==> flow/design.v <==
`timescale 1ns / 1ps
module ALU(input enable,input [3:0]	fn_sel,
		input	 [7:0]	a, b,
		output reg	[7:0]	out,
		input cmpflag);				
	parameter z=3'd0,c=3'd1,v=3'd2,s=3'd3; 
	wire [8:0] sub_ab;			 
	wire [8:0] add_ab;			 
	wire [8:0] left_shift_ab;	 
	wire [8:0] right_shift_ab;	 
	wire [8:0]	decrement_a, increment_a;  
	reg [3:0]flags;				 
	assign add_ab = a+b;			 
	assign sub_ab = a-b;			 
	assign left_shift_ab = a<<b;	 
	assign right_shift_ab = a>>b;	 
	assign decrement_a = a-1;		 
	assign increment_a = a+1;		 
	always @(posedge enable) begin
		case (fn_sel)				
			4'd0:  								 
			begin
				out <= add_ab;
				if(add_ab[8]==1'd1)begin		 
					flags[c] = 1'd1;
					flags[v] = 1'd1;
				end	
				else begin
					flags[c] = 1'd0;
					flags[v] = 1'd0;
				end
			end
			4'd1: 								 
			begin
				out <= sub_ab;
				if(sub_ab[8]==1'd1)begin		 
					flags[s] = 1'd1;			 
					flags[v] = 1'd1;
				end		
				if(a<b)begin					 
					flags[s] = 1'd1;
				end	
				else begin
					flags[s] = 1'd0;
					flags[v] = 1'd0;
				end	
			end
			4'd2:  out <= a & b;					 
			4'd3:  out <= a | b;					 
			4'd4:  									 
			begin
				out <= left_shift_ab;
				if(left_shift_ab[8]==1'd1)begin		 
						flags[v] = 1'd1;
				end		
				else begin
					flags[v] = 1'd0;
				end	
			end				
			4'd5:  									 
			begin
				out <= right_shift_ab;
				if(right_shift_ab[8]==1'd1)begin	 
						flags[v] = 1'd1;
				end		
				else begin
					flags[v] = 1'd0;
				end	
			end		
			4'd6:									 
			begin
				out <= decrement_a;
				if(decrement_a[8]==1'd1)begin	 
					flags[s] = 1'd1;			 
					flags[v] = 1'd1;
				end		
				else begin
					flags[s] = 1'd0;
					flags[v] = 1'd0;
				end	
			end		
			4'd7:									 
			begin
				out <= increment_a;
				if(increment_a[8]==1'd1)begin		 
						flags[v] = 1'd1;
				end		
				else begin
					flags[v] = 1'd0;
				end	
			end	
			default: out <= 0;					
		endcase
		if(out==8'd0)begin							 
			flags[z] =1'd1;							 
		end	
		else begin						
			flags[z] = cmpflag-1;					 
		end	
	end
endmodule
[Reports on ALU]
What the tools print for ALU, step after step.
Line numbers count from 1 in the design file above.
Library cell names are shortened.
Not given: n/a
Set-up
  top: ALU
  clock input: enable
  standard-cell library: sky130hd
  library corner: tt_025C_1v80

[Word-level counts]
Yosys after proc, flatten, opt, wreduce and memory -nomap, before mapping. Enables and synchronous resets that opt folds into registers are not counted as muxes. Memory bits, and registers merged into a memory's read port (data or address), are not among the register bits. Print and check cells are not counted. Equal cells are merged and count once.
Operators by class
  add/subtract/negate cells: 4
  eq/ne operators: 7
  shift-type cells: 2
  mux-type cells: 1
  bitwise operators: 2
  reduce/logical cells: 1
Operator list (count)
  8-bit case mux with 8-bit select: 1
  4-bit by 3-bit equality test with 1-bit output with constant B: 4
  4-bit by 2-bit equality test with 1-bit output with constant B: 2
  8-bit by 1-bit adder with 8-bit output with constant B: 1
  8-bit by 1-bit subtractor with 8-bit output with constant B: 1
  8-bit adder: 1
  8-bit subtractor: 1
  8-bit bitwise AND: 1
  8-bit bitwise OR: 1
  8-bit by 8-bit << shifter with 8-bit output: 1
  8-bit by 8-bit >> shifter with 8-bit output: 1
  4-bit by 1-bit equality test with 1-bit output with constant B: 1
  4-bit logical NOT: 1
Bit counts
  flip-flop bits (word level): 8
  input bits: 22
  output and inout port bits: 8
  elaborated cells: 18

[Longest topological paths]
Depth = most cells in a row (Yosys ltp): at word level without a register or memory, in the mapped netlist without a sequential cell, where the memories' decode and read muxes count.
Logic depth
  word-level depth: 2
  ABC_AREA: 0
  gate-level depth with buffers: 15
  gate-level depth less buffers: 12

[After synthesis]
Yosys stat after the flow's synthesis: flattened, memories mapped to cells. It holds for the ABC_AREA given above (unset counts as 0); a run with the other value may have another netlist.
Cell types
  dfxtp_1: count 8, total area 160.154 um^2
  mux2i_1: count 13, total area 130.125 um^2
  ha_1: count 9, total area 112.608 um^2
  nor2_1: count 20, total area 75.072 um^2
  maj3_1: count 7, total area 70.067 um^2
  mux4_2: count 3, total area 67.565 um^2
  o21ai_0: count 12, total area 60.058 um^2
  nand2_1: count 14, total area 52.55 um^2
  a21oi_1: count 10, total area 50.048 um^2
  o31ai_1: count 6, total area 45.043 um^2
  a22o_1: count 5, total area 43.792 um^2
  buf_2: count 8, total area 40.038 um^2
  a21o_1: count 5, total area 37.536 um^2
  nor3_1: count 6, total area 30.029 um^2
  o211ai_1: count 4, total area 30.029 um^2
  inv_1: count 7, total area 26.275 um^2
  xnor2_1: count 3, total area 26.275 um^2
  nor2b_1: count 4, total area 25.024 um^2
Other cell types: 46; their cells: 65.
Synthesis totals
  mapped cells: 209
  cell area after synthesis: 0.0016103 mm^2
  sequential part of the area: 0.0001602 mm^2
  flip-flop cells: 8
  buffers: 16

[Timing after synthesis]
Source: OpenSTA report_checks on the synthesized netlist (no wires, ideal clock, input and output delay 20% of the period each), path of least setup slack; recovery checks are left aside. Register names are those of the netlist, which keeps one name where synthesis merged equal registers.
Path post-synthesis
  path type: in2reg
  start: input port b[1]
  end: register out[7]
  period: 3.44 ns
  external input delay: 0.688 ns
  library setup time: 0.123 ns
  time at the first pin: 0.688 ns
  data arrival time: 3.061 ns
  required time: 3.317 ns
  setup slack: 0.257 ns
  path delay: 2.496 ns
  driving pins on the path: 15
  buffers on the path: 3
  synthesis period reached: 3.183 ns
"path delay" = arrival - input delay + setup time.
"driving pins on the path" counts driving pins, that of a launching flip-flop among them; a cell with two outputs on the path counts twice.
"synthesis period reached" = period - worst setup slack (recovery checks aside). The figure is calculated, with input and output delays left at 20% of the set period.
Between the ends stands the longest chain of elaborated cells between them, by number of cells; it is not shown to be the way that was timed. Of several equally long chains one is given.
A line is the first line of the expression or statement that the cell stems from. Yosys adds cells for indexed reads and writes and turns some case tables into memories.
At most two assigning lines are given for a register; there are more.
On the way, post-synthesis
  path through: buf_2 > buf_2 > buf_2 > inv_1 > ha_1 > nor3b_1 > nor2_1 > o21ai_0 > a22o_1 > ha_1 > o21ai_0 > nand2b_1 > a31oi_1 > a211oi_1 > nand3b_1
  length of the longest elaborated chain: 2
  elaborated cells between the ends (all ways): 5
  source lines of those cells: 5
  classes of those cells: 2 x add/sub; 2 x shift; 1 x mux
RTL lines, path post-synthesis
  start: declaration: line 3  | input [7:0] a, b,
  8-bit subtractor: line 14  | assign sub_ab = a-b;
  8-bit case mux with 8-bit select: line 20  | case (fn_sel)
  end: assignment: line 23  | out <= add_ab;
  end: assignment: line 35  | out <= sub_ab;
  end: declaration: line 4  | output reg [7:0] out,

[Path in the finished layout]
From the final timing report of run 1: the path of least setup slack in the routed layout; clock arrival at registers is part of the times.
Path after layout
  path type: in2reg
  start: input port fn_sel[0]
  end: register out[6]
  period: 3.1 ns
  external input delay: 0.62 ns
  library setup time: 0.10 ns
  time at the first pin: 0.62 ns
  data arrival time: 3.24 ns
  required time: 3.22 ns
  setup slack: -0.02 ns
  driving pins on the path: 11
  buffers on the path: 1
Between the ends stands the longest chain of elaborated cells between them, by number of cells; it is not shown to be the way that was timed. Of several equally long chains one is given.
At most two assigning lines are given for a register; there are more.
On the way, after layout
  path through: clkdlybuf4s50_1 > nand2b_1 > or2_2 > o31ai_1 > a22o_1 > ha_1 > nor2b_1 > o21ai_0 > a21oi_1 > o21a_1 > o31ai_1
  length of the longest elaborated chain: 2
  elaborated cells between the ends (all ways): 9
  source lines of those cells: 1
  classes of those cells: 7 x eq/ne; 1 x mux; 1 x reduce/logical
RTL lines, path after layout
  start: declaration: line 2  | module ALU(input enable,input [3:0] fn_sel,
  4-bit by 3-bit equality test with 1-bit output: line 20  | case (fn_sel)
  8-bit case mux with 8-bit select: line 20
  end: assignment: line 23  | out <= add_ab;
  end: assignment: line 35  | out <= sub_ab;
  end: declaration: line 4  | output reg [7:0] out,

Subject: flow runs of ALU

Hi,

Flow measurements of ALU on sky130hd: 2 stored runs with different settings, listed in no order. Input and output delays are each 20% of the period that was set; the output load is 0.01 pF.
"clock period reached" = clock period - worst setup slack. The figure is calculated, with input and output delays left at 20% of the set period.
"critical path time" means the part of the period allowed to the worst setup path (the constraints hold back 20% at inputs and 20% at outputs) less its slack; where the path has registers, the arrival times of their clocks count too.
"total power of the final layout" rests on the timing tool's default activity at the inputs, not on a simulated workload.

==> run 1: settings <==
{ "period_ns": 3.1, "CORE_UTILIZATION": 30, "SETUP_SLACK_MARGIN": -0.3, "PLACE_DENSITY": 0.64, "CORE_ASPECT_RATIO": 0.6, "CELL_PAD_IN_SITES_GLOBAL_PLACEMENT": 2, "ABC_AREA": 0, "SLEW_MARGIN": 35, "MIN_ROUTING_LAYER": "met1", "MAX_ROUTING_LAYER": "met5", "CAP_MARGIN": 20, "CORE_MARGIN": 2 }
==> run 1: results <==
chip area after synthesis (Yosys): 0.0016103 mm^2
area inside the die boundary: 0.005989 mm^2
final design utilization: 44.6%
setup slack of the worst path: -0.016 ns
setup total negative slack: -0.016 ns
total power of the final layout: 0.000566 W
clock period reached: 3.116 ns
critical path time: 2.50 ns
critical path kind: in2reg

==> run 2: settings <==
{ "period_ns": 4.42, "CORE_UTILIZATION": 41, "SETUP_SLACK_MARGIN": -0.18, "PLACE_DENSITY_LB_ADDON": 0.22, "HOLD_SLACK_MARGIN": 0.05, "CELL_PAD_IN_SITES_DETAIL_PLACEMENT": 0, "TNS_END_PERCENT": 100, "ABC_AREA": 1, "GPL_TIMING_DRIVEN": 0, "GPL_ROUTABILITY_DRIVEN": 1, "CTS_CLUSTER_SIZE": 54, "CAP_MARGIN": 40, "MAX_ROUTING_LAYER": "met4", "CORE_MARGIN": 2, "SLEW_MARGIN": 20 }
==> run 2: results <==
chip area after synthesis (Yosys): 0.0015602 mm^2
area inside the die boundary: 0.0043152 mm^2
final design utilization: 52.5%
setup slack of the worst path: 0.493 ns
setup total negative slack: 0.000 ns
total power of the final layout: 0.0003515 W
clock period reached: 3.927 ns
critical path time: 3.04 ns
critical path kind: in2reg

Regards
